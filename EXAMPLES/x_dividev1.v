==> flow/design.v <==
module divider (clk, quot, rem, fin, dvdend, dvsor, reset);
	output [31:0] quot;
	output [63:0] rem;
	output fin;
	input [63:0] dvdend;
	input [31:0] dvsor;
	input clk, reset;
	reg [31:0] quot;
	reg [63:0] rem, dvsor_copy;
	reg fin;
	reg [5:0] rep;
	always @(posedge clk)
		begin
		if (reset == 1)
			begin
			quot = 0;
			dvsor_copy = 0;
			fin = 0;
			rep = 0;
			end
		else
			begin
			if (rep == 0)
				begin
				rem = dvdend;
				dvsor_copy[63:32] = dvsor;
				rep = rep + 1;
				end
			else if (rep >= 1)
				begin
				rem = rem - dvsor_copy;
				quot = quot << 1;
				if (rem[63:63] == 1)
					rem = dvsor_copy + rem;
				else
					quot[0:0] = 1;
				dvsor_copy = dvsor_copy >> 1;
				if (rep == 33)
					fin = 1;
				rep = rep + 1;
				end
			end
		end
endmodule
### Step by step through the tools: divider

What the tools print for divider, step after step.
Lines are those of the file above, counted from 1.
Operators: Yosys type, input widths -> output width; for muxes data width and select width s.
Cell names lack the library's common part.
The mark -- stands for no value.

| inputs | value |
|---|---|
| top module | divider |
| clock port | clk |
| library | sky130hd |
| corner | tt_025C_1v80 |

### After elaboration

Source: Yosys, flattened and elaborated, memories not mapped. Widths are those after wreduce. Registers that Yosys merges into a memory's read port (data or address) are not register bits. Print and check cells do not count. Equal cells are merged and count once.

| storage and ports | value |
|---|---|
| bits in registers | 167 |
| bits of input ports | 98 |
| output and inout port bits | 97 |
| elaborated cells | 26 |

| cells by class | value |
|---|---|
| add/sub/neg operators | 3 |
| $lt $le $gt $ge | 1 |
| equality and inequality tests | 1 |
| muxes and demuxes | 8 |
| bitwise logic cells | 2 |
| reduce/logical cells | 5 |

Operator list:

| operator | number |
|---|---|
| $mux 64 | 4 |
| $add 64x64->64 | 1 |
| $sub 64x64->64 | 1 |
| $mux 32 | 1 |
| $mux 6 | 2 |
| $add 6x1->6 const B | 1 |
| $ge 6x1->1 const B | 1 |
| $eq 6x6->1 const B | 1 |
| $logic_not 6->1 | 1 |
| $reduce_and 2->1 | 2 |
| $reduce_and 3->1 | 1 |
| $not 1->1 | 2 |
| $reduce_bool 2->1 | 1 |
| $mux 1 | 1 |

### Logic depth

Longest topological path by Yosys (ltp), each cell counted once; first at word level (registers and memories cut), then after technology mapping (sequential cells cut; the memories' decode and read muxes count).

| logic depth | value |
|---|---|
| depth after elaboration | 5 |
| ABC_AREA | 0 |
| mapped depth | 24 |
| mapped depth without buffers | 23 |

### Netlist

Source: synth_stat.txt of the flow (Yosys; design flattened, memories mapped). It holds for the ABC_AREA given above (unset counts as 0); a run with the other value may have another netlist.
Totals and module areas in this step are rounded.

| mapped netlist | value |
|---|---|
| mapped cells | 2052 |
| cell area after synthesis | 15100 µm² |
| sequential area | 3980 µm² |
| flip-flops | 167 |
| buffer cells | 114 |

Cell types:

| type | number | total area (µm²) |
|---|---|---|
| dfxtp_1 | 103 | 2.06E+03 |
| edfxtp_1 | 64 | 1.92E+03 |
| ha_1 | 137 | 1.71E+03 |
| nand2_1 | 404 | 1.52E+03 |
| a21oi_1 | 281 | 1.41E+03 |
| xnor2_1 | 61 | 534.262 |
| nor2_1 | 139 | 521.75 |
| o21ai_0 | 92 | 460.442 |
| xor2_1 | 51 | 446.678 |
| inv_1 | 108 | 405.389 |
| a21o_1 | 53 | 397.882 |
| nand4_1 | 51 | 319.056 |
| a31oi_1 | 50 | 312.8 |
| clkbuf_1 | 82 | 307.795 |
| o21bai_1 | 29 | 217.709 |
| o21a_1 | 23 | 172.666 |
| nand3_1 | 33 | 165.158 |
| o211ai_1 | 22 | 165.158 |

Not listed: further types 62, cells in them 269.

### Timing after synthesis

OpenSTA on the mapped netlist: ideal clock, no wires. The path of least setup slack (recovery checks aside). Input and output delay are each 20% of the period. Register names are those of the netlist, which keeps one name where synthesis merged equal registers.

| timing path post-synthesis | value |
|---|---|
| kind | flip-flop to flip-flop |
| start | register rem[0] |
| end | register rem[57] |
| period | 4.94 ns |
| setup time | 0.261 ns |
| time at the first pin | 0.000 ns |
| arrival time | 5.047 ns |
| required time | 4.679 ns |
| slack | -0.368 ns |
| path delay | 5.308 ns |
| driving pins on the path | 23 |
| period reached after synthesis | 5.308 ns |

"path delay" = arrival - input delay + setup time.
"driving pins on the path" counts driving pins, that of a launching flip-flop among them; a cell with two outputs on the path counts twice.
"period reached after synthesis" = period - worst setup slack (recovery checks aside). The figure is calculated, with input and output delays left at 20% of the set period.
The rows between start and end are the longest chain of elaborated cells between them; the timing report does not say that the signal goes this way. Where chains are equally long, one stands for them.
Each line given opens the expression or statement behind the cell; cells for indexed reads and writes are added by Yosys, which also makes memories of some case tables.
A register here has more assigning lines than the two given.

| between the ends, post-synthesis | value |
|---|---|
| cell sequence | edfxtp_1 inv_1 ha_1 fa_1 nand2b_1 a21oi_1 o21ai_0 o31ai_1 a31o_2 a21boi_0 or4b_2 nand4_1 ha_1 nand2_1 or2_2 nor2_1 nand3_1 or2_2 o211ai_1 nand3_1 and3_1 o21ba_1 a221o_1 |
| cells in the longest elaborated chain | 5 |
| elaborated cells on any way between the ends | 5 |
| RTL lines with such cells | 5 |
| classes of those cells | add/sub: 2; mux: 3 |

RTL lines, path post-synthesis:

| element | line | source |
|---|---|---|
| from (decl) | 3 | `output [63:0] rem;` |
| from (assign) | 25 | `rem = dvdend;` |
| from (assign) | 31 | `rem = rem - dvsor_copy;` |
| $sub 64x64->64 | 31 |  |
| $add 64x64->64 | 34 | `rem = dvsor_copy + rem;` |
| $mux 64 | 33 | `if (rem[63:63] == 1)` |
| $mux 64 | 29 | `else if (rep >= 1)` |
| $mux 64 | 23 | `if (rep == 0)` |
| to (assign) | 25 |  |
| to (assign) | 31 |  |
| to (decl) | 3 |  |

### Timing after layout

From the final timing report of run B: the path of least setup slack in the routed layout; clock arrival at registers is part of the times.

| timing path post-layout | value |
|---|---|
| kind | flip-flop to flip-flop |
| start | register dvsor_copy[11] |
| end | register rem[56] |
| period | 5.6 ns |
| setup time | 0.25 ns |
| time at the first pin | 0.47 ns |
| arrival time | 5.37 ns |
| required time | 5.81 ns |
| slack | 0.45 ns |
| driving pins on the path | 22 |

The rows between start and end are the longest chain of elaborated cells between them; the timing report does not say that the signal goes this way. Where chains are equally long, one stands for them.
A register here has more assigning lines than the two given.

| between the ends, post-layout | value |
|---|---|
| cell sequence | dfxtp_1 inv_1 ha_4 nand2_1 o31ai_1 nand3_1 a21oi_2 o31a_1 nand2_1 a31oi_1 xor2_1 ha_1 a21oi_2 o211ai_1 or4_4 a211oi_4 o31ai_2 and3_4 a21oi_2 xor2_1 nor2_1 a221o_1 |
| cells in the longest elaborated chain | 5 |
| elaborated cells on any way between the ends | 5 |
| RTL lines with such cells | 5 |
| classes of those cells | add/sub: 2; mux: 3 |

RTL lines, path post-layout:

| element | line | source |
|---|---|---|
| from (decl) | 9 | `reg [63:0] rem, dvsor_copy;` |
| from (assign) | 17 | `dvsor_copy = 0;` |
| from (assign) | 37 | `dvsor_copy = dvsor_copy >> 1;` |
| $sub 64x64->64 | 31 | `rem = rem - dvsor_copy;` |
| $add 64x64->64 | 34 | `rem = dvsor_copy + rem;` |
| $mux 64 | 33 | `if (rem[63:63] == 1)` |
| $mux 64 | 29 | `else if (rep >= 1)` |
| $mux 64 | 23 | `if (rep == 0)` |
| to (assign) | 25 | `rem = dvdend;` |
| to (assign) | 31 |  |
| to (decl) | 3 | `output [63:0] rem;` |

# Flow runs of divider

Flow measurements of divider on sky130hd: 2 stored runs with different settings, listed in no order. Input and output delays are each 20% of the period that was set; the output load is 0.01 pF.
"clock period reached" means the clock period less the worst setup slack. The figure is calculated, with input and output delays left at 20% of the set period.
"time used up by the worst setup path" = time allowed to the worst setup path (clock period - input delay - output delay, where it has them) - its slack; a late launch clock adds to it, a late capture clock takes from it.
"total power of the final layout" rests on the timing tool's default activity at the inputs, not on a simulated workload.
The measured numbers are rounded.

#### Run A

| setting | value |
|---|---|
| period_ns | `8.64` |
| CORE_UTILIZATION | `65` |
| SETUP_SLACK_MARGIN | `-0.01` |
| PLACE_DENSITY | `0.44` |
| CELL_PAD_IN_SITES_DETAIL_PLACEMENT | `2` |
| TNS_END_PERCENT | `35` |
| CTS_CLUSTER_SIZE | `91` |
| CTS_CLUSTER_DIAMETER | `270` |
| CAP_MARGIN | `20` |
| CORE_MARGIN | `2` |
| SLEW_MARGIN | `20` |

Incomplete, placement halted on DPL-0033.

#### Run B

| setting | value |
|---|---|
| period_ns | `5.6` |
| SETUP_SLACK_MARGIN | `1.59` |
| CAP_MARGIN | `20` |
| CORE_MARGIN | `2` |
| CORE_UTILIZATION | `40` |
| SLEW_MARGIN | `20` |

| result | value |
|---|---|
| utilization of the finished layout | 58.8% |
| standard-cell area of the final layout | 22000 µm² |
| clock period reached | 5.155 ns |
| mapped cell area after synthesis | 15100 µm² |
| time used up by the worst setup path | 5.15 ns |
| kind of the worst setup path | flip-flop to flip-flop |
| total power of the final layout | 0.016 W |
| full die area | 39200 µm² |
| worst hold slack in the final report | 0.462 ns |
| lowest setup slack | 0.445 ns |
| total negative slack | 0.000 ns |
